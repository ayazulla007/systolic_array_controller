==> flow/design.v <==
`timescale 1ns / 1ps
module processing_element (
    input clk,                 
    input rst_n,               
    input [3:0] m,             
    input [3:0] n,             
    input [8:0] s_in,          
    output logic [3:0] p,      
    output logic [3:0] q,      
    output logic [8:0] s_out   
);
always_ff @(posedge clk or negedge rst_n) begin
    if(~rst_n) begin
        {s_out, p, q} <= '0;   
    end else begin
        s_out <= s_in + (m * n);   
        {p,q} <= {m,n};            
    end
end
endmodule : processing_element
`timescale 1ns / 1ps
module systolic_array (
    input clk,                 
    input rst_n,               
    input [3:0] a1,            
    input [3:0] a2,            
    input [3:0] b1,            
    input [3:0] b2,            
    input initialize,          
    output logic [8:0] c1,     
    output logic [8:0] c2,     
    output logic [8:0] c3,     
    output logic [8:0] c4      
);
    logic [3:0] p_pe1;         
    logic [3:0] q_pe1;         
processing_element i_processing_element_1 (
    .clk  (clk  ),
    .rst_n(rst_n),
    .m    (a1   ),             
    .n    (b1   ),             
    .s_in (initialize ? '0 : c1),  
    .p    (p_pe1),             
    .q    (q_pe1),             
    .s_out(c1)                 
);
    logic [3:0] q_pe2;          
processing_element i_processing_element_2 (
    .clk  (clk  ),
    .rst_n(rst_n),
    .m    (p_pe1),             
    .n    (b2   ),             
    .s_in (initialize ? '0 : c2),  
    .p    (),                  
    .q    (q_pe2),             
    .s_out(c2)                 
);
    logic [3:0] p_pe3;          
processing_element i_processing_element_3 (
    .clk  (clk  ),
    .rst_n(rst_n),
    .m    (a2   ),             
    .n    (q_pe1),             
    .s_in (initialize ? '0 : c3),  
    .p    (p_pe3),             
    .q    (),                  
    .s_out(c3)                 
);
processing_element i_processing_element_4 (
    .clk  (clk  ),
    .rst_n(rst_n),
    .m    (p_pe3),             
    .n    (q_pe2),             
    .s_in (initialize ? '0 : c4),  
    .p    (),                  
    .q    (),                  
    .s_out(c4)                 
);
endmodule : systolic_array
module fifo #(DW = 32, N=8) (
	input clk,                       
	input rst_n,                     
	input wr_en,                     
	input rd_en,                     
	input logic [DW-1:0] wr_data,    
	output logic [DW-1:0] rd_data,   
	output logic full,               
	output logic empty               
);
parameter LN = $clog2(N);            
logic [LN-1:0] wptr;                 
logic [LN-1:0] rptr;                 
logic [LN:0] fifo_count;             
always_ff @(posedge clk or negedge rst_n) begin 
 	if(~rst_n) begin
 		 wptr<= '0; rptr <='0;       
 	end else begin
 		if (wr_en && !full) 		wptr <= wptr + 1'b1;   
		if (rd_en && !empty) 		rptr <= rptr + 1'b1;   
 	end
 end 
logic [DW-1:0] mem [N-1:0];
always_ff @(posedge clk or negedge rst_n) begin : proc_mem
 	if(~rst_n) begin
 		for (int i = 0; i < N; i++) begin
 			mem[i] <= '0;            
 		end
 	end else begin
 		if (wr_en & !full) mem[wptr] <= wr_data;   
 	end
 end 
always_ff @(posedge clk or negedge rst_n) begin
	if(~rst_n) begin
		rd_data <= '0;               
	end else begin
		if (rd_en && !empty) rd_data <= mem[rptr];   
	end
end
assign empty 	= (fifo_count == '0);          
assign full 	= (fifo_count == N[LN:0]);     
always_ff @(posedge clk or negedge rst_n) begin
	if(~rst_n) begin
		fifo_count <= '0;            
	end else begin
		if ((wr_en && !full) && (rd_en && !empty))   	fifo_count <= fifo_count;       
		else if (wr_en && !full) 						fifo_count <= fifo_count + 1'b1;  
		else if (rd_en && !empty) 						fifo_count <= fifo_count - 1'b1;  
	end
end
endmodule : fifo
`timescale 1ns / 1ps
module systolic_array_controller (
	input clk,    						 
	input rst_n,  						 
	input [3:0] a11, 					 
	input [3:0] a12, 					 
	input [3:0] a21, 					 
	input [3:0] a22, 					 
  	input [3:0] b11, 					 
	input [3:0] b12, 					 
	input [3:0] b21, 					 
	input [3:0] b22, 					 
  	input in_valid, 					 
  	output logic [8:0] c11, 	  		 
  	output logic [8:0] c12, 			 
  	output logic [8:0] c21, 			 
  	output logic [8:0] c22, 			 
  	output logic out_valid				 
);
	logic [3:0] a1;						 
	logic [3:0] a2;						 
	logic [3:0] b1;						 
	logic [3:0] b2;						 
	logic initialize_s;					 
	logic initialize_reg;				 
systolic_array i_systolic_array (
	.clk  (clk     ),
	.rst_n(rst_n   ),
	.a1   (a1      ),					 
	.a2   (a2      ),					 
	.b1   (b1      ),					 
	.b2   (b2      ),					 
	.initialize (initialize_reg),		 
	.c1   (c11     ),					 
	.c2   (c12     ),					 
	.c3   (c21     ),					 
	.c4   (c22     )					 
);
	logic [3:0] a11_reg, a12_reg, a21_reg, a22_reg, b11_reg, b12_reg, b21_reg, b22_reg;
	logic out_valid_s;					 
	logic [1:0] state;     				 
	logic [1:0] next;					 
	logic [1:0] cycle_count;  			 
	parameter [1:0] IDLE   = 2'b00,		 
					LOAD   = 2'b01,		 
					COMPUTE = 2'b10,	 
					OUTPUT = 2'b11;		 
always_ff @(posedge clk or negedge rst_n) begin 
	if(~rst_n) begin
		{state, initialize_reg, out_valid}  	<= '0;   
		cycle_count                             <= '0;   
	end else begin
		{state, initialize_reg, out_valid}  		<= {next, initialize_s, out_valid_s};   
		if (state == COMPUTE) begin
			cycle_count <= cycle_count + 1'b1;   
		end else begin
			cycle_count <= '0;   
		end
	end
end
	logic rd_en;				 
	logic full;					 
	logic empty;				 
fifo #(.DW(32), .N(2)) i_fifo (
	.clk    (clk    ),
	.rst_n  (rst_n  ),
	.wr_en  (in_valid),						 
	.rd_en  (rd_en  ),						 
	.wr_data({a11, a12, a21, a22, b11, b12, b21, b22}),   
	.rd_data({a11_reg, a12_reg, a21_reg, a22_reg, b11_reg, b12_reg, b21_reg, b22_reg}),   
	.full   (full   ),						 
	.empty  (empty  )						 
);
always_comb begin
	next 					= state;				 
	{a1,a2,b1,b2}  			= '0;					 
	out_valid_s 			= '0;					 
	initialize_s 			= '0;					 
	rd_en 					= '0;					 
	case (state)
		IDLE: begin
			if (!empty) begin						 
				next 			= LOAD;				 
				initialize_s 	= 1'b1;				 
				rd_en			= 1'b1;				 
			end
		end
		LOAD: begin
			next 			= COMPUTE;				 
			{a1,a2,b1,b2} 	= {a11_reg, 4'b0, b11_reg, 4'b0};   
		end
		COMPUTE: begin
			case (cycle_count)
				2'b00: begin
					{a1,a2,b1,b2} 	= {a12_reg, a21_reg, b21_reg, b12_reg};
				end
				2'b01: begin
					{a1,a2,b1,b2} 	= {4'b0, a22_reg, 4'b0, b22_reg};
					next 			= OUTPUT;			 
				end
				default: {a1,a2,b1,b2} = '0;			 
			endcase
		end
		OUTPUT: begin
			out_valid_s 	= 1'b1;					 
			next 			= IDLE;					 
		end
		default: begin
			next 			= IDLE;
			{a1,a2,b1,b2}  	= '0;
			out_valid_s 	= '0;
			initialize_s 	= '0;
			rd_en 			= '0;
		end
	endcase
end
endmodule : systolic_array_controller
* Step by step through the tools: systolic_array_controller
What the tools print for systolic_array_controller, step after step.
Lines are those of the file above, counted from 1.
Cell names lack the library's common part.
A cell with n/a has no value.
- Design top :: systolic_array_controller
- Clock port :: clk
- Standard-cell library :: sky130hd
- Library corner :: tt_025C_1v80

* Elaborated design
Source: Yosys, flattened and elaborated. Widths are those after wreduce. Registers that Yosys merges into a memory's read port (data or address) are not register bits. Print and check cells do not count. Equal cells are merged and count once.
- Register bits after elaboration :: 158
- Bits of input ports :: 35
- Output and inout bits :: 37
- Elaborated cells :: 78
- Add/subtract/negate cells :: 9
- Multipliers :: 4
- Equality and inequality tests :: 7
- Mux-type cells :: 19
- Bitwise logic cells :: 4
- Reductions and logical operators :: 17
** Operators with widths (number)
- multiplier 4 x 4 -> 8 bit :: 4
- parallel mux 32 bit (select 2 bit) :: 1
- adder 9 x 8 -> 9 bit :: 4
- two-way mux 9 bit :: 4
- parallel mux 16 bit (select 2 bit) :: 1
- parallel mux 4 bit (select 3 bit) :: 2
- parallel mux 4 bit (select 2 bit) :: 2
- two-way mux 2 bit :: 5
- OR reduction 3 bit :: 3
- AND reduction 2 bit :: 4
- parallel mux 2 bit (select 4 bit) :: 1
- == test 2 bit with constant B :: 3
- logical NOT 2 bit :: 3
- adder 2 x 1 -> 2 bit with constant B :: 2
- == test 2 x 1 -> 1 bit with constant B :: 2
- != test 2 bit with constant B :: 2
- parallel mux 1 bit (select 2 bit) :: 2
- logical AND 1 bit :: 3
- NOT 1 bit :: 3
- adder 1 bit with constant B :: 2
- logical NOT 1 bit :: 2
- subtractor 2 x 1 -> 2 bit with constant B :: 1
- nonzero test 2 bit :: 1
- OR reduction 2 bit :: 1
- bitwise AND 1 bit :: 1
- two-way mux 1 bit :: 1

* Longest topological paths
Depth = most cells in a row (Yosys ltp): at word level without a register or memory, in the mapped netlist without a sequential cell, where the memories' decode and read muxes count.
- Word-level depth :: 7
- ABC_AREA :: 0
- Gate-level depth with buffers :: 17
- Mapped depth without buffers :: 16

* Mapped cells and area
The flow's flattened synthesis, as Yosys stat reports it; memories are mapped. The netlist is that of the ABC_AREA named above (0 if unset); the other value can give another one.
Totals and module areas in this step are rounded.
** Cells by type
- dfrtp_1 :: number 159, total area 3.98E+03 um^2
- ha_1 :: number 70, total area 875.84 um^2
- fa_1 :: number 36, total area 720.691 um^2
- mux2_2 :: number 60, total area 675.648 um^2
- mux2i_1 :: number 33, total area 330.317 um^2
- nor2_1 :: number 83, total area 311.549 um^2
- inv_1 :: number 79, total area 296.534 um^2
- a21oi_1 :: number 52, total area 260.25 um^2
- xnor2_1 :: number 21, total area 183.926 um^2
- nor2b_1 :: number 26, total area 162.656 um^2
- nand2_1 :: number 36, total area 135.13 um^2
- nand2b_1 :: number 15, total area 93.84 um^2
- xor2_1 :: number 10, total area 87.584 um^2
- and2_1 :: number 12, total area 75.072 um^2
- buf_6 :: number 6, total area 67.565 um^2
- a22oi_1 :: number 8, total area 60.058 um^2
- a32oi_1 :: number 6, total area 52.55 um^2
- mux2_1 :: number 4, total area 45.043 um^2
Other cell types: 23; their cells: 64.
- Cells in the netlist :: 780
- Synthesis area :: 8850 um^2
- Area of sequential cells :: 4010 um^2
- Flip-flop cells :: 160
- Buffers :: 24
The figures by module come from a second, unflattened synthesis with its own total; it is not the netlist above.
- Cells (unflattened synthesis) :: 817
- Area total of the unflattened synthesis :: 9510 um^2
Each row is one instance without its submodules.
** Modules
- processing_element :: times used 4, cells 108, area 1160 um^2, sequential area 425 um^2
- fifo :: times used 1, cells 295, area 4070 um^2, sequential area 2500 um^2
- systolic_array_controller :: times used 1, cells 51, area 517 um^2, sequential area 201 um^2
- systolic_array :: times used 1, cells 39, area 274 um^2, sequential area 0.0 um^2

* Worst setup path after synthesis
Path of least setup slack by OpenSTA after synthesis, without wires, with an ideal clock, recovery checks aside; 20% of the period is set as input and as output delay. Where synthesis merged equal registers, the netlist keeps one of their names.
- Path kind :: register to register
- Start :: register cycle_count[0]
- End :: register i_systolic_array.i_processing_element_2.s_out[7]
- Clock period :: 5.07 ns
- Setup time :: 0.080 ns
- Time at the first pin :: 0.000 ns
- Data arrival time :: 3.755 ns
- Required time :: 4.990 ns
- Path slack :: 1.235 ns
- Delay of the path :: 3.835 ns
- Driving pins on the path :: 15
- Path buffers :: 1
- Period reached after synthesis :: 3.835 ns
"delay of the path" = arrival - input delay + setup time.
"driving pins on the path": output pins that drive a net of the path, with the launching flip-flop's if there is one; two outputs of one cell count as two.
"period reached after synthesis" = period - worst setup slack (recovery checks aside). The figure is calculated, with input and output delays left at 20% of the set period.
The rows between start and end are the longest chain of elaborated cells between them; the timing report does not say that the signal goes this way. Where chains are equally long, one stands for them.
A line is the first line of the expression or statement that the cell stems from. Yosys adds cells for indexed reads and writes and turns some case tables into memories.
A register here has more assigning lines than the two given.
- Cells stage by stage :: dfrtp_1 inv_1 ha_1 clkbuf_1 a22oi_1 or2_2 fa_1 fa_1 fa_1 inv_1 ha_1 a21oi_1 o211ai_1 a21oi_1 xnor2_1
- Length of the longest elaborated chain :: 5
- Elaborated cells on any way between the ends :: 6
- Source lines of those cells :: 3
- Classes of those cells :: 1 x add/sub; 1 x mul; 1 x eq/ne; 2 x mux; 1 x reduce/logical
** Ends and longest elaborated chain, after synthesis
- from (decl) :: RTL line 173 : logic [1:0] cycle_count;
- from (assign) :: RTL line 181 : cycle_count <= '0;
- from (assign) :: RTL line 185 : cycle_count <= cycle_count + 1'b1;
- == test 2 x 1 -> 1 bit :: RTL line 223 : case (cycle_count)
- parallel mux 16 bit (select 2 bit) :: RTL line 223
- parallel mux 4 bit (select 2 bit) :: RTL line 210 : case (state)
- multiplier 4 x 4 -> 8 bit :: RTL line 16 : s_out <= s_in + (m * n);
- adder 9 x 8 -> 9 bit :: RTL line 16
- to (assign) :: RTL line 16
- to (decl) :: RTL line 10 : output logic [8:0] s_out

* Worst path after layout
Path of least setup slack in the final report of run A (OpenROAD, finished layout, wires in). Where an end is a register, its clock arrival counts in the times.
- Path kind :: register to register
- Start :: register cycle_count[1]
- End :: register i_systolic_array.i_processing_element_1.s_out[6]
- Clock period :: 2.49 ns
- Setup time :: 0.10 ns
- Time at the first pin :: 0.44 ns
- Data arrival time :: 4.32 ns
- Required time :: 2.83 ns
- Path slack :: -1.49 ns
- Driving pins on the path :: 16
- Path buffers :: 1
The rows between start and end are the longest chain of elaborated cells between them; the timing report does not say that the signal goes this way. Where chains are equally long, one stands for them.
A register here has more assigning lines than the two given.
- Cells stage by stage :: dfrtp_1 inv_2 ha_4 and2_4 a32oi_4 inv_2 nand2_2 fa_1 fa_1 fa_1 inv_2 ha_4 buf_12 a21oi_4 o21ai_2 xor2_1
- Length of the longest elaborated chain :: 5
- Elaborated cells on any way between the ends :: 7
- Source lines of those cells :: 3
- Classes of those cells :: 1 x add/sub; 1 x mul; 1 x eq/ne; 3 x mux; 1 x reduce/logical
** Ends and longest elaborated chain, after layout
- from (decl) :: RTL line 173 : logic [1:0] cycle_count;
- from (assign) :: RTL line 181 : cycle_count <= '0;
- from (assign) :: RTL line 185 : cycle_count <= cycle_count + 1'b1;
- == test 2 x 1 -> 1 bit :: RTL line 223 : case (cycle_count)
- parallel mux 16 bit (select 2 bit) :: RTL line 223
- parallel mux 4 bit (select 3 bit) :: RTL line 210 : case (state)
- multiplier 4 x 4 -> 8 bit :: RTL line 16 : s_out <= s_in + (m * n);
- adder 9 x 8 -> 9 bit :: RTL line 16
- to (assign) :: RTL line 16
- to (decl) :: RTL line 10 : output logic [8:0] s_out
Nets of the timed path that keep an RTL name, with a line that drives or declares them; the list need not be complete.
** Named nets, after layout (RTL line)
- b1[3] :: 210

FLOW RESULTS
============

2 stored runs of systolic_array_controller in the flow (synthesis by Yosys, layout by OpenROAD, sky130hd cells), in arbitrary order. Constraints: input delay and output delay 20% of the set period each, output load 0.01 pF.
"achieved clock period": clock period set for the run, less the worst setup slack. It is reckoned from that one timing run; input and output delays stay at 20% of the period that was set.
By "worst setup path time" is meant the share of the clock period that the worst setup path is allowed (20% is reserved at inputs, 20% at outputs), minus its slack. Clock arrival times at its registers enter into it.
Measured values are rounded.

** Run A
- Settings :: period_ns=2.49; CORE_UTILIZATION=66; SETUP_SLACK_MARGIN=-0.0; PLACE_DENSITY_LB_ADDON=0.2; CORE_ASPECT_RATIO=1.28; TNS_END_PERCENT=55; GPL_TIMING_DRIVEN=1; CAP_MARGIN=40; SLEW_MARGIN=40; MAX_ROUTING_LAYER=met4; CORE_MARGIN=2
- Post-synthesis cell area :: 8,850 um^2
- Die size :: 14,400 um^2
- Standard-cell area of the final layout :: 11,700 um^2
- Final utilization :: 90.2%
- Worst setup slack after layout :: -1.49 ns
- Sum of negative setup slack :: -28.7 ns
- Achieved clock period :: 3.979 ns
- Worst setup path time :: 3.98 ns
- Kind of the worst setup path :: register to register

** Run B
- Settings :: period_ns=4.44; CORE_UTILIZATION=20; CAP_MARGIN=20; CORE_MARGIN=2; SLEW_MARGIN=20
- Post-synthesis cell area :: 8,850 um^2
- Die size :: 46,000 um^2
- Standard-cell area of the final layout :: 10,800 um^2
- Final utilization :: 24.6%
- Worst setup slack after layout :: 0.257 ns
- Sum of negative setup slack :: 0.000 ns
- Achieved clock period :: 4.183 ns
- Worst setup path time :: 4.18 ns
- Kind of the worst setup path :: register to register
